==> flow/design.v <==
module lab3_fsm(input logic clk, reset, keypressed,
                input logic [3:0] num, rows, cols,
                output logic en,
                output logic [3:0] num_out, 
				output logic [1:0] stateout);
	logic b1,b2;
	logic [3:0] saverow, savecol, temp;
    logic [5:0] waitcount;
    typedef enum logic [1:0] {IDLE, WAIT1, RELEASE, WAIT2} state_t;
    state_t current_state, next_state;
    always_ff @(posedge clk, negedge reset) begin
        if(reset == 0)begin
			current_state <= IDLE;
			end
        else begin
			current_state <= next_state;
			if (current_state == IDLE | current_state == RELEASE) begin
			waitcount <= 0;
			end
			if(current_state == WAIT1 | current_state == WAIT2) begin
			waitcount <= waitcount + 6'd1; 
			end
			else waitcount <= waitcount; 
			if(current_state == IDLE & keypressed) begin
				saverow <= rows; 
				savecol <= cols;
				num_out <= num;
			end
			if(current_state == RELEASE) begin
				stateout <=  {(saverow == rows),(savecol&cols)==4'b0000};
			end
			else stateout <= 0;
			end
    end
    always_comb begin
        next_state = current_state;   
		en         = 0;        
        case (current_state)
            IDLE: begin  
					en = 0;  
					if (keypressed) begin next_state = WAIT1;
                     en = 0;  
                    end
					else begin
						en = 0;
						next_state = current_state; 
						end
                end
            WAIT1: begin
                    if (waitcount == 10) next_state = RELEASE;  
					else begin
						next_state = current_state; 
						en = 0;
						end
              end
            RELEASE: begin  
					en = 1;
					if ((saverow == rows  & ((savecol&cols)==4'b0000))) begin next_state = WAIT2;
                         en = 0;  
                        end
					else next_state = current_state; 
                end
            WAIT2: begin
                    if (waitcount == 10) begin  
                        next_state = IDLE; 
						en = 0;
                    end
					else next_state = current_state; 
                end
            default:  next_state = IDLE;
        endcase
    end
endmodule
Step by step through the tools: lab3_fsm
The steps from the RTL of lab3_fsm to its reports follow in flow order.
Lines are those of the file above, counted from 1.
Operators: Yosys type, input widths -> output width; for muxes data width and select width s.
Library cell names are shortened.
{"block": "design", "top_module": "lab3_fsm", "clock_port": "clk", "cell_library": "sky130hd", "corner": "tt_025C_1v80"}

After elaboration
Yosys after proc, flatten, opt, wreduce and memory -nomap, before mapping. Memory bits, and registers merged into a memory's read port (data or address), are not among the register bits. Print and check cells are not counted. Equal cells are merged and count once.
{"block": "classes", "muxes": 7, "n_cmp": 0, "div": 0, "n_eq": 9, "n_reduce_logical": 6, "n_shift": 0, "n_mul": 0, "n_logic": 4, "addsub": 1}
{"block": "ops", "op": "$ne 2x2->1 const B", "n": 4}
{"block": "ops", "op": "$pmux 2 s4", "n": 1}
{"block": "ops", "op": "$mux 2", "n": 4}
{"block": "ops", "op": "$add 6x1->6 const B", "n": 1}
{"block": "ops", "op": "$eq 6x4->1 const B", "n": 1}
{"block": "ops", "op": "$eq 2x2->1 const B", "n": 2}
{"block": "ops", "op": "$reduce_and 2->1", "n": 2}
{"block": "ops", "op": "$eq 4x4->1", "n": 1}
{"block": "ops", "op": "$and 4x4->4", "n": 1}
{"block": "ops", "op": "$logic_not 4->1", "n": 1}
{"block": "ops", "op": "$reduce_and 4->1", "n": 1}
{"block": "ops", "op": "$reduce_or 3->1", "n": 1}
{"block": "ops", "op": "$and 1x1->1", "n": 2}
{"block": "ops", "op": "$eq 2x1->1 const B", "n": 1}
{"block": "ops", "op": "$logic_not 2->1", "n": 1}
{"block": "ops", "op": "$pmux 1 s2", "n": 1}
{"block": "ops", "op": "$or 1x1->1", "n": 1}
{"block": "ops", "op": "$mux 1", "n": 1}
{"block": "word_totals", "ramBits": 0, "output_inout_bits": 7, "clocked_rd_ports_x_width": 0, "word_cells": 33, "latchBits": 0, "romBits": 0, "mem_count": 0, "register_bits": 22, "in_bits": 15}

Logic depth
Depth = most cells in a row (Yosys ltp): at word level without a register or memory, in the mapped netlist without a sequential cell, where the memories' decode and read muxes count.
{"block": "logic_depth", "ltp_word": 5, "abc_area": 0, "ltp_mapped": 4, "ltp_nobuf": 4}

After synthesis
The flow's flattened synthesis, as Yosys stat reports it; memories are mapped. The netlist is that of the ABC_AREA named above (0 if unset); the other value can give another one.
Totals and module areas in this step are rounded.
{"block": "by_type", "type": "edfxtp_1", "n": 20, "type_area_um2": 600.576}
{"block": "by_type", "type": "dfrtp_1", "n": 3, "type_area_um2": 75.072}
{"block": "by_type", "type": "xor2_1", "n": 6, "type_area_um2": 52.55}
{"block": "by_type", "type": "a22o_1", "n": 4, "type_area_um2": 35.034}
{"block": "by_type", "type": "dfstp_2", "n": 1, "type_area_um2": 26.275}
{"block": "by_type", "type": "ha_1", "n": 2, "type_area_um2": 25.024}
{"block": "by_type", "type": "nor4b_4", "n": 1, "type_area_um2": 23.773}
{"block": "by_type", "type": "nor4_4", "n": 1, "type_area_um2": 21.27}
{"block": "by_type", "type": "inv_1", "n": 5, "type_area_um2": 18.768}
{"block": "by_type", "type": "xnor2_1", "n": 2, "type_area_um2": 17.517}
{"block": "by_type", "type": "a2111oi_2", "n": 1, "type_area_um2": 15.014}
{"block": "by_type", "type": "and3_1", "n": 2, "type_area_um2": 12.512}
{"block": "by_type", "type": "a32o_1", "n": 1, "type_area_um2": 10.01}
{"block": "by_type", "type": "nand3_1", "n": 2, "type_area_um2": 10.01}
{"block": "by_type", "type": "o221ai_1", "n": 1, "type_area_um2": 8.758}
{"block": "by_type", "type": "o21a_1", "n": 1, "type_area_um2": 7.507}
{"block": "by_type", "type": "and2_1", "n": 1, "type_area_um2": 6.256}
{"block": "by_type", "type": "nor3_1", "n": 1, "type_area_um2": 5.005}
Not listed: further types 3, cells in them 3.
{"block": "synth_totals", "cells": 58, "ff_cells": 24, "buffers": 0, "mapped_area_um2": 983, "seq_area_um2": 702}

Path before layout
Path of least setup slack by OpenSTA after synthesis, without wires, with an ideal clock, recovery checks aside; 20% of the period is set as input and as output delay. Where synthesis merged equal registers, the netlist keeps one of their names.
{"block": "synth_path", "path_kind": "input-to-output", "start": "input port rows[0]", "end": "output port en", "n_path_buf": 0, "t_arrival_ps": 1106, "delay_ps": 712, "input_delay_ps": 394, "t_required_ps": 1576, "out_delay_ps": 394, "stages": 3, "t_first_pin_ps": 394, "path_slack_ps": 470, "clock_period_ps": 1970, "period_less_setup_slack_ps": 1500}
"delay_ps" is the arrival time less input delay plus setup time.
A path that ends at an output port has no setup time.
"stages" counts driving pins, that of a launching flip-flop among them; a cell with two outputs on the path counts twice.
"period_less_setup_slack_ps" = period - worst setup slack (recovery checks aside). The figure is calculated, with input and output delays left at 20% of the set period.
The rows between start and end are the longest chain of elaborated cells between them; the timing report does not say that the signal goes this way. Where chains are equally long, one stands for them.
A line is the first line of the expression or statement that the cell stems from. Yosys adds cells for indexed reads and writes and turns some case tables into memories.
{"block": "synth_between", "path_cell_list": "xor2_1 nor4_4 a2111oi_2", "elab_chain_len": 4, "cells_between": 4, "classes_between": "eq/ne (1); mux (2); logic (1)"}
{"block": "synth_rtl", "element": "start: declaration", "line_no": 2, "text": "input logic [3:0] num, rows, cols,"}
{"block": "synth_rtl", "element": "$eq 4x4->1", "line_no": 58, "text": "if ((saverow == rows & ((savecol&cols)==4'b0000))) begin next_state = WAIT2;"}
{"block": "synth_rtl", "element": "$and 1x1->1", "line_no": 58}
{"block": "synth_rtl", "element": "$mux 1", "line_no": 58}
{"block": "synth_rtl", "element": "$pmux 1 s2", "line_no": 38, "text": "case (current_state)"}
{"block": "synth_rtl", "element": "end: declaration", "line_no": 3, "text": "output logic en,"}

Path in the finished layout
From the final timing report of flow run A: the path of least setup slack in the routed layout; clock arrival at registers is part of the times.
The path's times are printed in steps of 10 ps; the period is the one set.
{"block": "layout_path", "path_kind": "input-to-output", "start": "input port rows[1]", "end": "output port en", "path_slack_ps": 100, "input_delay_ps": 450, "stages": 5, "out_delay_ps": 450, "t_arrival_ps": 1700, "clock_period_ps": 2240, "n_path_buf": 2, "t_required_ps": 1790, "t_first_pin_ps": 450}
The rows between start and end are the longest chain of elaborated cells between them; the timing report does not say that the signal goes this way. Where chains are equally long, one stands for them.
{"block": "layout_between", "path_cell_list": "clkdlybuf4s50_1 xor2_2 nor4_4 a2111oi_2 buf_2", "elab_chain_len": 4, "cells_between": 4, "classes_between": "eq/ne (1); mux (2); logic (1)"}
{"block": "layout_rtl", "element": "start: declaration", "line_no": 2, "text": "input logic [3:0] num, rows, cols,"}
{"block": "layout_rtl", "element": "$eq 4x4->1", "line_no": 58, "text": "if ((saverow == rows & ((savecol&cols)==4'b0000))) begin next_state = WAIT2;"}
{"block": "layout_rtl", "element": "$and 1x1->1", "line_no": 58}
{"block": "layout_rtl", "element": "$mux 1", "line_no": 58}
{"block": "layout_rtl", "element": "$pmux 1 s2", "line_no": 38, "text": "case (current_state)"}
{"block": "layout_rtl", "element": "end: declaration", "line_no": 3, "text": "output logic en,"}

Flow measurements of lab3_fsm on sky130hd: 2 stored runs with different settings, listed in no order. Input and output delays are each 20% of the period that was set; the output load is 0.01 pF.
By "clock_period_reached_ps" is meant the clock period of the run minus its worst setup slack. This is arithmetic on one report: input and output delays are still those of the set period (20% each).
By "worst_setup_path_time_ps" is meant the share of the clock period that the worst setup path is allowed (20% is reserved at inputs, 20% at outputs), minus its slack. Clock arrival times at its registers enter into it.
"final_power_uw" rests on the timing tool's default activity at the inputs, not on a simulated workload.
"worst_setup_path_time_ps" is known to 10 ps.
Measured values are rounded.

{"run": "flow run A", "settings": { "period_ns": 2.24, "CAP_MARGIN": 20, "CORE_MARGIN": 2, "CORE_UTILIZATION": 40, "SLEW_MARGIN": 20 }, "results": { "ws_setup_ps": 95, "tns_setup_ps": 0, "synthesis_area_um2": 983, "worst_setup_path_time_ps": 1250, "critical_path_kind": "input-to-output", "layout_utilization_pct": 58.7, "final_power_uw": 1010, "design_die_area_um2": 2870, "stdcell_area_um2": 1340, "clock_period_reached_ps": 2145 }}
{"run": "flow run B", "settings": { "period_ns": 2.72, "CORE_UTILIZATION": 17, "PLACE_DENSITY_LB_ADDON": 0.09, "TNS_END_PERCENT": 50, "ABC_AREA": 1, "GPL_TIMING_DRIVEN": 1, "CTS_CLUSTER_SIZE": 21, "CTS_CLUSTER_DIAMETER": 114, "SLEW_MARGIN": 10, "MAX_ROUTING_LAYER": "met5", "CAP_MARGIN": 20, "CORE_MARGIN": 2 }, "results": { "design_die_area_um2": 6700, "final_power_uw": 1010, "layout_utilization_pct": 24.6, "worst_setup_path_time_ps": 1180, "critical_path_kind": "input-to-output", "clock_period_reached_ps": 2269, "synthesis_area_um2": 1030, "stdcell_area_um2": 1450, "ws_setup_ps": 451, "tns_setup_ps": 0 }}
